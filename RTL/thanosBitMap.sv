==> flow/design.v <==
 module thanosBitMap (
					input	logic	clk, 
					input	logic	resetN, 
					input logic	[10:0] offsetX, 
					input logic	[10:0] offsetY, 
					input	logic	InsideRectangle,  
					output	logic	drawingRequest,  
					output	logic	[7:0] RGBout,   
					output	logic	[3:0] HitEdgeCode  
 ) ; 
localparam logic [7:0] TRANSPARENT_ENCODING = 8'h00 ; 
logic[0:31][0:31][7:0] object_colors = {
	{8'h00,8'h00,8'h00,8'h00,8'h00,8'h00,8'h00,8'h00,8'h00,8'h00,8'h00,8'h00,8'h00,8'h00,8'h00,8'h00,8'h00,8'h00,8'h00,8'h00,8'h00,8'h00,8'h00,8'h00,8'h00,8'h00,8'h00,8'h00,8'h00,8'h00,8'h00,8'h00},
	{8'h00,8'h00,8'h00,8'h00,8'h00,8'h00,8'h00,8'h00,8'h00,8'h00,8'h00,8'h00,8'h00,8'h00,8'h00,8'h00,8'h00,8'h00,8'h00,8'h00,8'h00,8'h00,8'h00,8'h00,8'h00,8'h00,8'h00,8'h00,8'h00,8'h00,8'h00,8'h00},
	{8'h00,8'h00,8'h00,8'h00,8'h00,8'h00,8'h00,8'h00,8'h00,8'h00,8'h00,8'h00,8'h00,8'h00,8'h00,8'h00,8'h00,8'h00,8'h00,8'h00,8'h00,8'h00,8'h00,8'h00,8'h00,8'h00,8'h00,8'h00,8'h00,8'h00,8'h00,8'h00},
	{8'h00,8'h00,8'h00,8'h00,8'h00,8'h00,8'h00,8'h00,8'h00,8'h00,8'h00,8'h00,8'h00,8'h00,8'h00,8'h00,8'h00,8'h00,8'h00,8'h00,8'h00,8'h00,8'h00,8'h00,8'h00,8'h00,8'h00,8'h00,8'h00,8'h00,8'h00,8'h00},
	{8'h00,8'h00,8'h00,8'h00,8'h00,8'h00,8'h00,8'h00,8'h00,8'h00,8'h00,8'h00,8'h00,8'h00,8'h00,8'h00,8'h00,8'h00,8'h00,8'h00,8'h00,8'h00,8'h00,8'h00,8'h00,8'h00,8'h00,8'h00,8'h00,8'h00,8'h00,8'h00},
	{8'h00,8'h00,8'h00,8'h00,8'h25,8'h00,8'h00,8'h00,8'h00,8'h8f,8'h8e,8'h8e,8'h6e,8'h6e,8'h6e,8'h6e,8'h6e,8'h6e,8'h6e,8'h6e,8'h6e,8'h6e,8'h8e,8'h8e,8'h00,8'h00,8'h00,8'h00,8'h00,8'h00,8'h00,8'h00},
	{8'h00,8'h00,8'h00,8'h00,8'h05,8'h00,8'h8f,8'h06,8'h06,8'h06,8'h06,8'h06,8'h06,8'h06,8'h06,8'h05,8'hf5,8'h06,8'h06,8'h06,8'h06,8'h06,8'h06,8'h06,8'h06,8'h05,8'h00,8'h00,8'h00,8'h00,8'h00,8'h00},
	{8'h00,8'h00,8'h00,8'h00,8'h05,8'h00,8'h06,8'h06,8'h06,8'h06,8'h06,8'h06,8'h06,8'h06,8'h06,8'h05,8'hf5,8'h06,8'h06,8'h06,8'h06,8'h06,8'h06,8'h06,8'h06,8'h06,8'h05,8'h05,8'h25,8'h00,8'h00,8'h00},
	{8'h00,8'h00,8'h00,8'h00,8'hf5,8'h05,8'h06,8'h06,8'h06,8'h06,8'h06,8'h06,8'h06,8'h06,8'h06,8'h05,8'hf5,8'h06,8'h06,8'h06,8'h06,8'h06,8'h06,8'h06,8'h06,8'h06,8'h05,8'h05,8'h05,8'h00,8'h00,8'h00},
	{8'h00,8'h00,8'h00,8'h00,8'hf5,8'hf5,8'h06,8'h06,8'h06,8'h06,8'h06,8'h06,8'h06,8'h06,8'h06,8'h05,8'hf5,8'h06,8'h06,8'h06,8'h06,8'h06,8'h06,8'h06,8'h06,8'h06,8'h05,8'hf5,8'h05,8'h00,8'h00,8'h00},
	{8'h00,8'h00,8'h00,8'h00,8'hf5,8'hf5,8'hf5,8'h05,8'h06,8'h06,8'h06,8'h06,8'h06,8'h06,8'h06,8'h05,8'hf5,8'h06,8'h06,8'h06,8'h06,8'h06,8'h06,8'h06,8'h05,8'h05,8'hf5,8'hf5,8'h05,8'h00,8'h00,8'h00},
	{8'h00,8'h00,8'h00,8'h00,8'h05,8'hf5,8'hf5,8'hf5,8'hf5,8'hb1,8'h05,8'h01,8'h06,8'h06,8'h06,8'h01,8'hf5,8'h06,8'h06,8'h06,8'h06,8'h05,8'h05,8'hf5,8'hf5,8'hf5,8'hf5,8'hf5,8'h00,8'h00,8'h00,8'h00},
	{8'h00,8'h00,8'h00,8'h00,8'h00,8'hf5,8'hf5,8'hf5,8'hf5,8'hf5,8'hf5,8'hf5,8'hf5,8'h05,8'h06,8'h05,8'h05,8'h05,8'h06,8'h01,8'hf5,8'hf5,8'hf5,8'hf5,8'hf5,8'hf5,8'hf5,8'h05,8'h00,8'h00,8'h00,8'h00},
	{8'h00,8'h00,8'h00,8'h00,8'h05,8'h01,8'hf1,8'hf5,8'hf5,8'hf5,8'h05,8'hf5,8'hf5,8'hf5,8'h05,8'hf5,8'hf5,8'hf5,8'h01,8'hf5,8'hf5,8'h01,8'h05,8'hf5,8'hf5,8'hf5,8'h05,8'hf5,8'h00,8'h00,8'h00,8'h00},
	{8'h00,8'h00,8'h00,8'h00,8'h05,8'h01,8'h06,8'h05,8'h05,8'haf,8'haf,8'haf,8'h05,8'hf5,8'h01,8'h05,8'hf5,8'h05,8'hf5,8'hf5,8'h05,8'haf,8'haf,8'h66,8'h05,8'h05,8'h06,8'hf5,8'h93,8'h00,8'h00,8'h00},
	{8'h00,8'h00,8'h00,8'h00,8'h05,8'h01,8'h06,8'h05,8'haf,8'haf,8'h05,8'he5,8'h05,8'h05,8'hd1,8'hf5,8'hf5,8'h25,8'h8d,8'h86,8'h05,8'he5,8'haf,8'haf,8'haf,8'h05,8'h06,8'hf5,8'h00,8'h00,8'h00,8'h00},
	{8'h00,8'h00,8'h00,8'h00,8'h00,8'h05,8'h06,8'h01,8'haf,8'haf,8'h05,8'hc5,8'h86,8'haf,8'h05,8'haf,8'haf,8'h05,8'haf,8'haf,8'h05,8'h05,8'haf,8'haf,8'haf,8'h01,8'h05,8'h05,8'h00,8'h00,8'h00,8'h00},
	{8'h00,8'h00,8'h00,8'h00,8'h00,8'h05,8'h06,8'h05,8'haf,8'haf,8'haf,8'haf,8'haf,8'haf,8'haf,8'haf,8'haf,8'haf,8'haf,8'haf,8'haf,8'haf,8'haf,8'haf,8'h8f,8'h06,8'h05,8'h00,8'h00,8'h00,8'h00,8'h00},
	{8'h00,8'h00,8'h00,8'h00,8'h00,8'h05,8'h06,8'h06,8'haf,8'haf,8'haf,8'haf,8'haf,8'h86,8'haf,8'haf,8'haf,8'h86,8'haf,8'haf,8'haf,8'haf,8'haf,8'haf,8'h05,8'h06,8'h05,8'h00,8'h00,8'h00,8'h00,8'h00},
	{8'h00,8'h00,8'h00,8'h00,8'h00,8'h05,8'h06,8'h06,8'haf,8'h86,8'h86,8'h86,8'haf,8'haf,8'haf,8'haf,8'haf,8'haf,8'haf,8'haf,8'haf,8'h86,8'h86,8'haf,8'h05,8'h06,8'h05,8'h00,8'h00,8'h00,8'h00,8'h00},
	{8'h00,8'h00,8'h00,8'h00,8'h00,8'h05,8'h06,8'h06,8'haf,8'haf,8'haf,8'h86,8'haf,8'haf,8'haf,8'haf,8'haf,8'haf,8'haf,8'h86,8'haf,8'haf,8'haf,8'haf,8'h05,8'h06,8'h05,8'h00,8'h00,8'h00,8'h00,8'h00},
	{8'h00,8'h00,8'h00,8'h00,8'h00,8'h05,8'h06,8'h06,8'haf,8'haf,8'haf,8'h86,8'haf,8'haf,8'haf,8'haf,8'h86,8'haf,8'haf,8'h86,8'haf,8'haf,8'haf,8'haf,8'h01,8'h06,8'h05,8'h00,8'h00,8'h00,8'h00,8'h00},
	{8'h00,8'h00,8'h00,8'h00,8'h00,8'h05,8'h06,8'h05,8'haf,8'haf,8'haf,8'h86,8'haf,8'haf,8'haf,8'haf,8'haf,8'haf,8'haf,8'haf,8'haf,8'haf,8'haf,8'haf,8'haf,8'h05,8'h05,8'h00,8'h00,8'h00,8'h00,8'h00},
	{8'h00,8'h00,8'h00,8'h00,8'h00,8'h00,8'h8f,8'haf,8'haf,8'haf,8'haf,8'h86,8'haf,8'haf,8'h05,8'h05,8'h05,8'h05,8'haf,8'h86,8'haf,8'haf,8'haf,8'haf,8'haf,8'haf,8'h01,8'h00,8'h00,8'h00,8'h00,8'h00},
	{8'h00,8'h00,8'h00,8'h00,8'h00,8'h00,8'h86,8'haf,8'haf,8'haf,8'haf,8'h86,8'haf,8'haf,8'haf,8'haf,8'haf,8'haf,8'haf,8'h86,8'haf,8'haf,8'haf,8'haf,8'haf,8'h86,8'h05,8'h00,8'h00,8'h00,8'h00,8'h00},
	{8'h00,8'h00,8'h00,8'h00,8'h00,8'h00,8'h05,8'h86,8'h86,8'h86,8'h87,8'h86,8'h8f,8'h8f,8'h8f,8'h87,8'h86,8'h86,8'h87,8'h86,8'h87,8'h87,8'h8f,8'h86,8'h86,8'h01,8'h00,8'h00,8'h00,8'h00,8'h00,8'h00},
	{8'h00,8'h00,8'h00,8'h00,8'h00,8'h00,8'h00,8'h00,8'h05,8'h01,8'h01,8'h01,8'h01,8'h01,8'h01,8'h01,8'h01,8'h01,8'h01,8'h01,8'h01,8'h01,8'h01,8'h01,8'h05,8'h00,8'h00,8'h00,8'h00,8'h00,8'h00,8'h00},
	{8'h00,8'h00,8'h00,8'h00,8'h00,8'h00,8'h00,8'h00,8'h00,8'h00,8'h00,8'h00,8'h00,8'h00,8'h00,8'h00,8'h00,8'h00,8'h00,8'h00,8'h00,8'h00,8'h00,8'h00,8'h00,8'h00,8'h00,8'h00,8'h00,8'h00,8'h00,8'h00},
	{8'h00,8'h00,8'h00,8'h00,8'h00,8'h00,8'h00,8'h00,8'h00,8'h00,8'h00,8'h00,8'h00,8'h00,8'h00,8'h00,8'h00,8'h00,8'h00,8'h00,8'h00,8'h00,8'h00,8'h00,8'h00,8'h00,8'h00,8'h00,8'h00,8'h00,8'h00,8'h00},
	{8'h00,8'h00,8'h00,8'h00,8'h00,8'h00,8'h00,8'h00,8'h00,8'h00,8'h00,8'h00,8'h00,8'h00,8'h00,8'h00,8'h00,8'h00,8'h00,8'h00,8'h00,8'h00,8'h00,8'h00,8'h00,8'h00,8'h00,8'h00,8'h00,8'h00,8'h00,8'h00},
	{8'h00,8'h00,8'h00,8'h00,8'h00,8'h00,8'h00,8'h00,8'h00,8'h00,8'h00,8'h00,8'h00,8'h00,8'h00,8'h00,8'h00,8'h00,8'h00,8'h00,8'h00,8'h00,8'h00,8'h00,8'h00,8'h00,8'h00,8'h00,8'h00,8'h00,8'h00,8'h00},
	{8'h00,8'h00,8'h00,8'h00,8'h00,8'h00,8'h00,8'h00,8'h00,8'h00,8'h00,8'h00,8'h00,8'h00,8'h00,8'h00,8'h00,8'h00,8'h00,8'h00,8'h00,8'h00,8'h00,8'h00,8'h00,8'h00,8'h00,8'h00,8'h00,8'h00,8'h00,8'h00}};
 logic [0:3] [0:3] [3:0] hit_colors = 
		   {16'hC446,     
			16'h8C62,    
			16'h8932, 
			16'h9113}; 
always_ff@(posedge clk or negedge resetN) 
begin 
	if(!resetN) begin 
		RGBout <=	8'h00; 
		HitEdgeCode <= 4'h0; 
	end 
	else begin 
		RGBout <= TRANSPARENT_ENCODING ;  
		HitEdgeCode <= 4'h0; 
		if (InsideRectangle == 1'b1 ) 
		begin  
			HitEdgeCode <= hit_colors[offsetY >> 3][offsetX >> 3 ];  
			RGBout <= object_colors[offsetY][offsetX]; 
		end  	 
	end 
end 
assign drawingRequest = (RGBout != TRANSPARENT_ENCODING ) ? 1'b1 : 1'b0 ;  
endmodule 
* From RTL to reports: thanosBitMap *
What the tools print for thanosBitMap, step after step.
Lines are those of the file above, counted from 1.
Library cell names are shortened.
A cell with - has no value.

design
  top module = thanosBitMap
  clock = clk
  standard-cell library = sky130hd
  timing corner = tt_025C_1v80

* Elaborated design *
Counts by Yosys on the flattened word-level netlist (proc, flatten, opt, wreduce; memories kept). Register bits leave out memories and registers merged into their read ports (data or address); mux counts leave out enables and synchronous resets folded into registers. Print and check cells are left out. Cells with the same type and inputs are merged into one.

word-level totals
  register bits = 12
  cells after elaboration = 14
  output and inout bits = 13

cells by class
  muxes and demuxes = 3
  reduce/logical cells = 1
  add/sub/neg operators = 6
  shifts and indexed selects = 2

operators by type and width
  kind                                                      number
  indexed select 8192 x 21 -> 8 bit (first input constant)  1
  indexed select 64 x 14 -> 4 bit (first input constant)    1
  subtractor 5 x 11 -> 12 bit (first input constant)        2
  adder 20 x 15 -> 21 bit                                   1
  subtractor 2 x 8 -> 9 bit (first input constant)          2
  adder 13 x 11 -> 14 bit                                   1
  nonzero test 8 bit                                        1
  two-way mux 8 bit                                         1
  two-way mux 4 bit                                         1
  two-way mux 1 bit                                         1

* Logic depth *
Yosys ltp: most cells in a row. Word level: on the elaborated netlist, between registers, memories and ports. Mapped: between sequential cells and ports; inverters and the memories' decode and read muxes count.

depth
  depth in word-level cells = 4
  ABC_AREA = 0
  gate-level depth with buffers = 13
  mapped depth without buffers = 12

* Netlist *
Yosys stat after the flow's synthesis: flattened, memories mapped to cells. It holds for the ABC_AREA given above (unset counts as 0); a run with the other value may have another netlist.

synthesis totals
  standard cells after synthesis = 565
  synthesis area = 3674.8 um2
  flip-flops = 12
  sequential part of the area = 300.3 um2

cells by type
  cell      number
  a21oi_1   65
  o21ai_0   62
  dfrtp_1   12
  nor2_1    47
  nand2_1   38
  buf_2     28
  ha_1      10
  xnor2_1   13
  a211oi_1  15
  clkbuf_1  26
  nor3_1    19
  o22ai_1   14
  a31oi_1   13
  nand2b_1  13
  a221oi_2  5
  nor2b_1   12
  nand3_1   14
  o32ai_1   8

Not listed: further types 60, cells in them 151.

* Path before layout *
Path of least setup slack by OpenSTA after synthesis, without wires, with an ideal clock, recovery checks aside; 20% of the period is set as input and as output delay. Where synthesis merged equal registers, the netlist keeps one of their names.

path after synthesis
  path kind = in2reg
  start = in offsetX[5]
  end = reg RGBout[2]
  period = 4.51 ns
  arrival time = 3.247 ns
  input delay = 0.902 ns
  setup time = 0.130 ns
  stages = 11
  path slack = 1.133 ns
  delay of the path = 2.475 ns
  time at the first pin = 0.902 ns
  buffers on the path = 1
  required time = 4.380 ns
  synthesis period reached = 3.377 ns

"delay of the path" is the arrival time less input delay plus setup time.
"stages" counts driving pins, that of a launching flip-flop among them; a cell with two outputs on the path counts twice.
"synthesis period reached" = period - worst setup slack (recovery checks aside). The figure is calculated, with input and output delays left at 20% of the set period.
Between the ends stands the longest chain of elaborated cells between them, by number of cells; it is not shown to be the way that was timed. Of several equally long chains one is given.
A line is the first line of the expression or statement that the cell stems from. Yosys adds cells for indexed reads and writes and turns some case tables into memories.
At most two assigning lines are given for a register; there are more.

between the ends, after synthesis
  path through = inv_1 > ha_1 > fa_1 > clkbuf_1 > clkinv_1 > o21ai_0 > a21oi_1 > a211o_1 > a211o_1 > a31oi_1 > o32ai_1
  length of the longest elaborated chain = 4
  elaborated cells between the ends (all ways) = 4
  RTL lines with such cells = 2
  classes of those cells = 2 x add/sub; 1 x shift; 1 x mux

RTL lines, path after synthesis
  what                               line  RTL
  start, declared                    4     input logic [10:0] offsetX,
  subtractor 5 x 11 -> 12 bit        62    RGBout <= object_colors[offsetY][offsetX];
  adder 20 x 15 -> 21 bit            62
  indexed select 8192 x 21 -> 8 bit  62
  two-way mux 8 bit                  59    if (InsideRectangle == 1'b1 )
  end, assigned                      57    RGBout <= TRANSPARENT_ENCODING ;
  end, assigned                      62
  end, declared                      8     output logic [7:0] RGBout,

Memo
Re: implementation data of thanosBitMap

Below are 2 stored runs of the flow (Yosys, OpenROAD; platform sky130hd) on thanosBitMap, each with its settings, unordered. Constraints: input delay and output delay 20% of the set period each, output load 0.01 pF.
Settings: . = not set for that run.

item                                run A  run B
period_ns                           2.28   2.59
CORE_UTILIZATION                    41     69
SETUP_SLACK_MARGIN                  0.44   .
HOLD_SLACK_MARGIN                   -0.01  .
CELL_PAD_IN_SITES_GLOBAL_PLACEMENT  3      3
TNS_END_PERCENT                     25     70
GPL_TIMING_DRIVEN                   1      1
CAP_MARGIN                          25     15
SLEW_MARGIN                         10     20
MIN_ROUTING_LAYER                   met1   met2
CORE_MARGIN                         2      4
PLACE_DENSITY_LB_ADDON              .      0.07
CELL_PAD_IN_SITES_DETAIL_PLACEMENT  .      0
GPL_ROUTABILITY_DRIVEN              .      0
MAX_ROUTING_LAYER                   .      met5

Run A: no final report: placement broke off with GPL-0301
Run B: no final report: placement broke off with FLW-0024
