==> flow/design.v <==
 module thor_32_32BitMap (
					input	logic	clk, 
					input	logic	resetN, 
					input logic	[10:0] offsetX, 
					input logic	[10:0] offsetY, 
					input	logic	InsideRectangle,  
					output	logic	drawingRequest,  
					output	logic	[7:0] RGBout,   
					output	logic	[3:0] HitEdgeCode  
 ) ; 
localparam logic [7:0] TRANSPARENT_ENCODING = 8'hff ; 
logic[0:31][0:31][7:0] object_colors = {
	{8'hff,8'hff,8'hff,8'hff,8'hff,8'hff,8'hff,8'hff,8'hff,8'hff,8'hff,8'hff,8'hff,8'hff,8'hff,8'hff,8'hff,8'hff,8'hff,8'hff,8'hff,8'hff,8'hff,8'hff,8'hff,8'hff,8'hff,8'hff,8'hff,8'hff,8'hff,8'hff},
	{8'hff,8'hff,8'hff,8'hff,8'hff,8'hff,8'hff,8'hff,8'hff,8'hff,8'hff,8'hff,8'hff,8'hff,8'hff,8'hff,8'hff,8'hff,8'hff,8'hff,8'hff,8'hff,8'hff,8'hff,8'hff,8'hff,8'hff,8'hff,8'hff,8'hff,8'hff,8'hff},
	{8'hff,8'hff,8'hff,8'hff,8'hff,8'hff,8'hff,8'hff,8'hff,8'hff,8'hff,8'hff,8'hff,8'hff,8'hff,8'hff,8'hff,8'hff,8'hff,8'hff,8'hff,8'hff,8'hff,8'hff,8'hff,8'hff,8'hff,8'hff,8'hff,8'hff,8'hff,8'hff},
	{8'hff,8'hff,8'hff,8'hff,8'hff,8'hff,8'hff,8'hff,8'hff,8'hff,8'hff,8'hff,8'hff,8'hff,8'hff,8'hff,8'hff,8'hff,8'hff,8'hff,8'hff,8'hff,8'hff,8'hff,8'hff,8'hff,8'hff,8'hff,8'hff,8'hff,8'hff,8'hff},
	{8'hff,8'hff,8'hff,8'hff,8'hff,8'hff,8'hff,8'hff,8'hff,8'hff,8'hff,8'hff,8'hff,8'hff,8'hff,8'hff,8'hff,8'hff,8'hff,8'hff,8'hff,8'hff,8'hff,8'hff,8'hff,8'hff,8'hff,8'hff,8'hff,8'hff,8'hff,8'hff},
	{8'hff,8'hff,8'hff,8'hff,8'hff,8'hff,8'hff,8'hff,8'hff,8'hff,8'hff,8'hff,8'hff,8'hff,8'hff,8'hff,8'hff,8'hff,8'hff,8'hff,8'hff,8'hff,8'hff,8'hff,8'hff,8'hff,8'hff,8'hff,8'hff,8'hff,8'hff,8'hff},
	{8'hff,8'hff,8'hff,8'hff,8'hff,8'hff,8'hff,8'hff,8'hff,8'hff,8'hff,8'hff,8'hff,8'hff,8'hff,8'hff,8'hff,8'hff,8'hff,8'hff,8'hff,8'hff,8'hff,8'hff,8'hff,8'hff,8'hff,8'hff,8'hff,8'hff,8'hff,8'hff},
	{8'hff,8'hff,8'hff,8'hff,8'hff,8'hff,8'hff,8'hff,8'h00,8'hff,8'hff,8'hff,8'hff,8'hff,8'hff,8'hff,8'hff,8'hff,8'hff,8'hff,8'hff,8'hff,8'hff,8'hff,8'hff,8'hff,8'hff,8'hff,8'hff,8'hff,8'hff,8'hff},
	{8'hff,8'hff,8'hff,8'hff,8'hff,8'hff,8'hff,8'hff,8'h00,8'h00,8'hff,8'hff,8'hff,8'hff,8'hff,8'h00,8'h00,8'h00,8'h00,8'h00,8'h00,8'h00,8'hb6,8'hff,8'hff,8'hff,8'hff,8'hff,8'h00,8'h00,8'hff,8'hff},
	{8'hff,8'hff,8'hff,8'hff,8'hff,8'hff,8'hff,8'hff,8'hdf,8'hff,8'h00,8'hff,8'hff,8'hff,8'h00,8'h00,8'h00,8'hdf,8'hff,8'hff,8'hff,8'h00,8'h00,8'h00,8'hff,8'hff,8'hff,8'h00,8'hff,8'h00,8'hff,8'hff},
	{8'hff,8'hff,8'hff,8'hff,8'hff,8'hff,8'hff,8'hff,8'hdf,8'hdf,8'hff,8'h00,8'hff,8'h00,8'h00,8'h00,8'hdf,8'hdf,8'hdf,8'hdf,8'hff,8'hff,8'h00,8'h00,8'h00,8'h00,8'h00,8'hb6,8'hdf,8'h00,8'hff,8'hff},
	{8'hff,8'hff,8'hff,8'hff,8'hff,8'hff,8'hff,8'hff,8'h00,8'h24,8'hff,8'h00,8'h00,8'h00,8'h6d,8'h6d,8'h6d,8'h6d,8'hdf,8'hdf,8'h92,8'hb6,8'hda,8'hff,8'h00,8'h00,8'h00,8'hdf,8'hdf,8'h00,8'hff,8'hff},
	{8'hff,8'hff,8'hff,8'hff,8'hff,8'hff,8'h00,8'h00,8'h00,8'hb6,8'h24,8'h00,8'h00,8'hdf,8'hb6,8'hb6,8'hb6,8'hb6,8'h25,8'h00,8'hb6,8'hb6,8'hb6,8'hb6,8'hdf,8'h00,8'h6d,8'hdf,8'h00,8'h00,8'hff,8'hff},
	{8'hff,8'hff,8'h00,8'h1b,8'h00,8'h00,8'h1b,8'h1b,8'h00,8'hdf,8'h91,8'h00,8'hdf,8'hdf,8'hdf,8'hdf,8'hdf,8'hdf,8'h91,8'hb6,8'hdf,8'hdf,8'hdf,8'hdf,8'hdf,8'hdf,8'h6d,8'h00,8'hb6,8'h00,8'hff,8'hff},
	{8'hff,8'hff,8'h00,8'h1b,8'h1b,8'h1b,8'h00,8'h00,8'h00,8'hdf,8'hdb,8'h00,8'hdf,8'h00,8'h00,8'h00,8'hdf,8'hdf,8'hdf,8'hdf,8'hdf,8'h00,8'h00,8'h00,8'h00,8'hdf,8'h00,8'hb6,8'hdf,8'h00,8'hff,8'hff},
	{8'hff,8'hff,8'h00,8'h1b,8'h1b,8'hda,8'hdf,8'hdb,8'hb6,8'h24,8'hdf,8'hb6,8'h00,8'hda,8'hda,8'hda,8'h6d,8'h6d,8'h25,8'h24,8'h24,8'hda,8'hd6,8'hd6,8'hb6,8'h00,8'hb6,8'hdf,8'hdb,8'hff,8'hff,8'hff},
	{8'hff,8'hff,8'h00,8'h1b,8'h00,8'hdf,8'hdf,8'hdf,8'hb6,8'h00,8'h6d,8'hb6,8'h00,8'h00,8'h00,8'h00,8'hdf,8'hdf,8'hdf,8'hdf,8'hdf,8'h00,8'h00,8'h00,8'h00,8'h00,8'hda,8'h00,8'h00,8'hff,8'hff,8'hff},
	{8'hff,8'hff,8'h00,8'h00,8'hdf,8'hdf,8'hdf,8'hdf,8'hb6,8'h00,8'h91,8'hb6,8'h00,8'h00,8'hfe,8'hfe,8'h00,8'h00,8'h00,8'h00,8'h00,8'hfa,8'hfe,8'hfa,8'hdf,8'h00,8'h25,8'hb6,8'h00,8'hff,8'hff,8'hff},
	{8'hff,8'hff,8'h00,8'hdb,8'hdf,8'hdf,8'hdf,8'hb6,8'h00,8'h00,8'hda,8'h00,8'h00,8'h00,8'hff,8'hff,8'hfe,8'hfe,8'hfe,8'hfe,8'hfe,8'hff,8'hff,8'hff,8'hdf,8'h00,8'h91,8'hdf,8'h00,8'hff,8'hff,8'hff},
	{8'hff,8'hff,8'h00,8'hdf,8'hdf,8'hda,8'hb6,8'h20,8'h05,8'hdf,8'h92,8'hdb,8'h00,8'h00,8'hff,8'h00,8'hff,8'hff,8'hff,8'hff,8'hff,8'h00,8'h00,8'hff,8'hdf,8'h00,8'hda,8'h00,8'hff,8'hff,8'hff,8'hff},
	{8'hff,8'hff,8'h00,8'hb6,8'hdb,8'hb6,8'h00,8'hac,8'hac,8'h00,8'hff,8'h00,8'h00,8'h00,8'hff,8'hff,8'hff,8'he0,8'hff,8'hff,8'he0,8'hff,8'hff,8'hff,8'hdf,8'h00,8'h00,8'h00,8'h00,8'hda,8'hff,8'hff},
	{8'hff,8'hff,8'h24,8'h12,8'hb6,8'h00,8'h1b,8'h00,8'hac,8'h00,8'h00,8'hfc,8'h00,8'hdf,8'h00,8'hff,8'hff,8'hff,8'he0,8'he0,8'hff,8'hff,8'hff,8'h00,8'hdf,8'h00,8'h6c,8'hf4,8'hf4,8'h00,8'hff,8'hff},
	{8'hff,8'hff,8'hff,8'h00,8'h0d,8'h1b,8'h00,8'h00,8'h00,8'hf4,8'h8c,8'hfc,8'h00,8'hdf,8'hdf,8'h00,8'hff,8'hff,8'hff,8'hff,8'hff,8'hff,8'h00,8'hdf,8'h00,8'h00,8'h24,8'hf4,8'hf4,8'h00,8'h00,8'hff},
	{8'hff,8'hff,8'hff,8'hff,8'hb6,8'h00,8'hff,8'h00,8'hff,8'hff,8'hd0,8'h90,8'hfc,8'h00,8'h91,8'h91,8'hd5,8'hd6,8'hd6,8'hf6,8'hfa,8'h00,8'hda,8'hda,8'hfc,8'hfc,8'h00,8'hac,8'hf4,8'h24,8'h00,8'hff},
	{8'hff,8'hff,8'hff,8'hff,8'hff,8'hff,8'hff,8'h91,8'hff,8'hff,8'h6d,8'hac,8'h00,8'h00,8'h00,8'h00,8'h00,8'h00,8'h00,8'h00,8'h00,8'h00,8'h00,8'h00,8'hfc,8'h00,8'h00,8'h00,8'h00,8'h00,8'h00,8'hff},
	{8'hff,8'hff,8'hff,8'hff,8'hff,8'hff,8'hff,8'hff,8'h00,8'h00,8'h00,8'hac,8'hac,8'h00,8'hff,8'hff,8'hff,8'hff,8'hff,8'hff,8'hff,8'hff,8'h00,8'h00,8'h00,8'h00,8'hff,8'hff,8'h00,8'hff,8'hff,8'hff},
	{8'hff,8'hff,8'hff,8'hff,8'hff,8'hff,8'hff,8'hff,8'hff,8'hff,8'hff,8'h00,8'h00,8'hff,8'hff,8'hff,8'hff,8'hff,8'hff,8'hff,8'hff,8'hff,8'hff,8'hff,8'hff,8'hff,8'hff,8'hff,8'hff,8'hff,8'hff,8'hff},
	{8'hff,8'hff,8'hff,8'hff,8'hff,8'hff,8'hff,8'hff,8'hff,8'hff,8'hff,8'hff,8'hff,8'hff,8'hff,8'hff,8'hff,8'hff,8'hff,8'hff,8'hff,8'hff,8'hff,8'hff,8'hff,8'hff,8'hff,8'hff,8'hff,8'hff,8'hff,8'hff},
	{8'hff,8'hff,8'hff,8'hff,8'hff,8'hff,8'hff,8'hff,8'hff,8'hff,8'hff,8'hff,8'hff,8'hff,8'hff,8'hff,8'hff,8'hff,8'hff,8'hff,8'hff,8'hff,8'hff,8'hff,8'hff,8'hff,8'hff,8'hff,8'hff,8'hff,8'hff,8'hff},
	{8'hff,8'hff,8'hff,8'hff,8'hff,8'hff,8'hff,8'hff,8'hff,8'hff,8'hff,8'hff,8'hff,8'hff,8'hff,8'hff,8'hff,8'hff,8'hff,8'hff,8'hff,8'hff,8'hff,8'hff,8'hff,8'hff,8'hff,8'hff,8'hff,8'hff,8'hff,8'hff},
	{8'hff,8'hff,8'hff,8'hff,8'hff,8'hff,8'hff,8'hff,8'hff,8'hff,8'hff,8'hff,8'hff,8'hff,8'hff,8'hff,8'hff,8'hff,8'hff,8'hff,8'hff,8'hff,8'hff,8'hff,8'hff,8'hff,8'hff,8'hff,8'hff,8'hff,8'hff,8'hff},
	{8'hff,8'hff,8'hff,8'hff,8'hff,8'hff,8'hff,8'hff,8'hff,8'hff,8'hff,8'hff,8'hff,8'hff,8'hff,8'hff,8'hff,8'hff,8'hff,8'hff,8'hff,8'hff,8'hff,8'hff,8'hff,8'hff,8'hff,8'hff,8'hff,8'hff,8'hff,8'hff}};
 logic [0:3] [0:3] [3:0] hit_colors = 
		   {16'hC446,     
			16'h8C62,    
			16'h8932, 
			16'h9113}; 
always_ff@(posedge clk or negedge resetN) 
begin 
	if(!resetN) begin 
		RGBout <=	8'h00; 
		HitEdgeCode <= 4'h0; 
	end 
	else begin 
		RGBout <= TRANSPARENT_ENCODING ;  
		HitEdgeCode <= 4'h0; 
		if (InsideRectangle == 1'b1 ) 
		begin  
			HitEdgeCode <= hit_colors[offsetY >> 3][offsetX >> 3 ];  
			RGBout <= object_colors[offsetY][offsetX]; 
		end  	 
	end 
end 
assign drawingRequest = (RGBout != TRANSPARENT_ENCODING ) ? 1'b1 : 1'b0 ;  
endmodule 
* Tool chain data of thor_32_32BitMap
Tool output for the design above, in the order of the flow. Line numbers count from 1 in the design file above. Operators carry their Yosys type and port widths (W data, S select, Z words). A cell with n/a has no value.
Inputs: design top thor_32_32BitMap, clock port clk, standard-cell library sky130hd, timing corner tt_025C_1v80

* Word-level counts
Counts by Yosys on the flattened word-level netlist (proc, flatten, opt, wreduce; memories kept). Register bits leave out memories and registers merged into their read ports (data or address); mux counts leave out enables and synchronous resets folded into registers. Print and check cells are left out. Cells with the same type and inputs are merged into one.
Storage and ports: flip-flop bits (word level) 12, output and inout bits 13, cells after elaboration 14
Cells by class: $add $sub $neg 6, eq/ne operators 1, shift-type cells 2, multiplexer cells 3
Operators with widths (number):
- $shiftx A8192 B21 Y8 const A | 1
- $shiftx A64 B14 Y4 const A | 1
- $sub A5 B11 Y12 const A | 2
- $add A20 B15 Y21 | 1
- $sub A2 B8 Y9 const A | 2
- $add A13 B11 Y14 | 1
- $ne A8 B8 Y1 const B | 1
- $mux W8 | 1
- $mux W4 | 1
- $mux W1 | 1

* Logic depth
Depth = most cells in a row (Yosys ltp): at word level without a register or memory, in the mapped netlist without a sequential cell, where the memories' decode and read muxes count.
Logic depth: depth in word-level cells 4, ABC_AREA 0, depth in mapped cells 13

* Synthesis result
Source: synth_stat.txt of the flow (Yosys; design flattened, memories mapped). It holds for the ABC_AREA given above (unset counts as 0); a run with the other value may have another netlist. The area totals of this step are shown rounded.
Cell types:
- sky130_fd_sc_hd__o21ai_0 | number 103, total area 515.494 µm²
- sky130_fd_sc_hd__a21oi_1 | number 79, total area 395.379 µm²
- sky130_fd_sc_hd__dfrtp_1 | number 12, total area 300.288 µm²
- sky130_fd_sc_hd__clkbuf_1 | number 70, total area 262.752 µm²
- sky130_fd_sc_hd__nand2_1 | number 61, total area 228.97 µm²
- sky130_fd_sc_hd__nor2_1 | number 58, total area 217.709 µm²
- sky130_fd_sc_hd__a31oi_1 | number 34, total area 212.704 µm²
- sky130_fd_sc_hd__o22ai_1 | number 28, total area 175.168 µm²
- sky130_fd_sc_hd__nor2b_1 | number 27, total area 168.912 µm²
- sky130_fd_sc_hd__buf_2 | number 32, total area 160.154 µm²
- sky130_fd_sc_hd__o221ai_1 | number 17, total area 148.893 µm²
- sky130_fd_sc_hd__a211oi_1 | number 19, total area 142.637 µm²
- sky130_fd_sc_hd__a221oi_1 | number 16, total area 140.134 µm²
- sky130_fd_sc_hd__xnor2_1 | number 16, total area 140.134 µm²
- sky130_fd_sc_hd__nand2b_1 | number 22, total area 137.632 µm²
- sky130_fd_sc_hd__o31ai_1 | number 18, total area 135.13 µm²
- sky130_fd_sc_hd__o211ai_1 | number 17, total area 127.622 µm²
- sky130_fd_sc_hd__ha_1 | number 10, total area 125.12 µm²
Other cell types: 65; their cells: 273.
Synthesis totals: cell count 912, cell area after synthesis 5800 µm², flip-flop cells 12, buffers 111

* Worst setup path after synthesis
OpenSTA on the mapped netlist: ideal clock, no wires. The path of least setup slack (recovery checks aside). Input and output delay are each 20% of the period. Register names are those of the netlist, which keeps one name where synthesis merged equal registers.
Timing path after synthesis: path type input-to-reg, from input offsetX[5], to register RGBout[5], period 3950 ps, input delay 790 ps, launch time at the first pin 790 ps, data arrival time 3506 ps, required time 3840 ps, setup slack 334 ps, path delay 2826 ps, stages on the path 13, path buffers 1, synthesis period reached 3616 ps
"path delay" is the arrival time less input delay plus setup time. "stages on the path" counts driving pins, that of a launching flip-flop among them; a cell with two outputs on the path counts twice. "synthesis period reached" = period - worst setup slack (recovery checks aside). The figure is calculated, with input and output delays left at 20% of the set period. The rows between start and end are the longest chain of elaborated cells between them; the timing report does not say that the signal goes this way. Where chains are equally long, one stands for them. Each line given opens the expression or statement behind the cell; cells for indexed reads and writes are added by Yosys, which also makes memories of some case tables. A register here has more assigning lines than the two given.
On the way, after synthesis: path through sky130_fd_sc_hd__inv_1 sky130_fd_sc_hd__ha_1 sky130_fd_sc_hd__nand2_1 sky130_fd_sc_hd__xor2_1 sky130_fd_sc_hd__ha_1 sky130_fd_sc_hd__and2_4 sky130_fd_sc_hd__a221o_1 sky130_fd_sc_hd__nor4_4 sky130_fd_sc_hd__nor2_2 sky130_fd_sc_hd__buf_4 sky130_fd_sc_hd__a31oi_1 sky130_fd_sc_hd__o31ai_1 sky130_fd_sc_hd__o41ai_1, cells in the longest elaborated chain 4, elaborated cells between the ends (all ways) 4, classes of those cells add/sub: 2; shift: 1; mux: 1
RTL lines, path after synthesis:
- start, declared | line 4 | input logic [10:0] offsetX,
- $sub A5 B11 Y12 | line 62 | RGBout <= object_colors[offsetY][offsetX];
- $add A20 B15 Y21 | line 62
- $shiftx A8192 B21 Y8 | line 62
- $mux W8 | line 59 | if (InsideRectangle == 1'b1 )
- end, assigned | line 57 | RGBout <= TRANSPARENT_ENCODING ;
- end, assigned | line 62
- end, declared | line 8 | output logic [7:0] RGBout,

* Path in the finished layout
From the final timing report of record 1: the path of least setup slack in the routed layout; clock arrival at registers is part of the times. The path's times are printed in steps of 10 ps; the period is the one set.
Timing path after layout: path type input-to-reg, from input offsetX[8], to register RGBout[7], period 5100 ps, input delay 1020 ps, launch time at the first pin 1020 ps, data arrival time 4840 ps, required time 5220 ps, setup slack 380 ps, stages on the path 13, path buffers 2
The rows between start and end are the longest chain of elaborated cells between them; the timing report does not say that the signal goes this way. Where chains are equally long, one stands for them. A register here has more assigning lines than the two given.
On the way, after layout: path through sky130_fd_sc_hd__clkdlybuf4s50_1 sky130_fd_sc_hd__nor3_2 sky130_fd_sc_hd__nand3_1 sky130_fd_sc_hd__xnor2_1 sky130_fd_sc_hd__ha_1 sky130_fd_sc_hd__and2_4 sky130_fd_sc_hd__a221o_1 sky130_fd_sc_hd__nor4_4 sky130_fd_sc_hd__buf_4 sky130_fd_sc_hd__or2_1 sky130_fd_sc_hd__a311o_1 sky130_fd_sc_hd__a41oi_1 sky130_fd_sc_hd__o31ai_1, cells in the longest elaborated chain 4, elaborated cells between the ends (all ways) 4, classes of those cells add/sub: 2; shift: 1; mux: 1
RTL lines, path after layout:
- start, declared | line 4 | input logic [10:0] offsetX,
- $sub A5 B11 Y12 | line 62 | RGBout <= object_colors[offsetY][offsetX];
- $add A20 B15 Y21 | line 62
- $shiftx A8192 B21 Y8 | line 62
- $mux W8 | line 59 | if (InsideRectangle == 1'b1 )
- end, assigned | line 57 | RGBout <= TRANSPARENT_ENCODING ;
- end, assigned | line 62
- end, declared | line 8 | output logic [7:0] RGBout,

==> results <==
Settings and measured results of 2 stored flow runs for module thor_32_32BitMap (sky130hd), not sorted in any way. The constraints put input and output delay at 20% of the set period each and load the outputs with 0.01 pF.
"achieved period": clock period set for the run, less the worst setup slack. It is reckoned from that one timing run; input and output delays stay at 20% of the period that was set.
The results are shown rounded.

* Record 1 | settings: period_ns 5.1; CAP_MARGIN 20; CORE_MARGIN 2; CORE_UTILIZATION 40; SLEW_MARGIN 20 | results: worst slack on setup checks 380 ps; standard-cell area after layout 6,500 µm²; area inside the die boundary 15,000 µm²; setup total negative slack 0 ps; achieved period 4,720 ps; post-synthesis cell area 5,800 µm²
* Record 2 | settings: period_ns 5.05; CORE_UTILIZATION 34; SETUP_SLACK_MARGIN 0.3; PLACE_DENSITY 0.69; CELL_PAD_IN_SITES_GLOBAL_PLACEMENT 2; CELL_PAD_IN_SITES_DETAIL_PLACEMENT 2; TNS_END_PERCENT 10; ABC_AREA 0; GPL_ROUTABILITY_DRIVEN 1; SLEW_MARGIN 40; MIN_ROUTING_LAYER met2; CAP_MARGIN 20; CORE_MARGIN 2 | incomplete, routing halted on GRT-0116
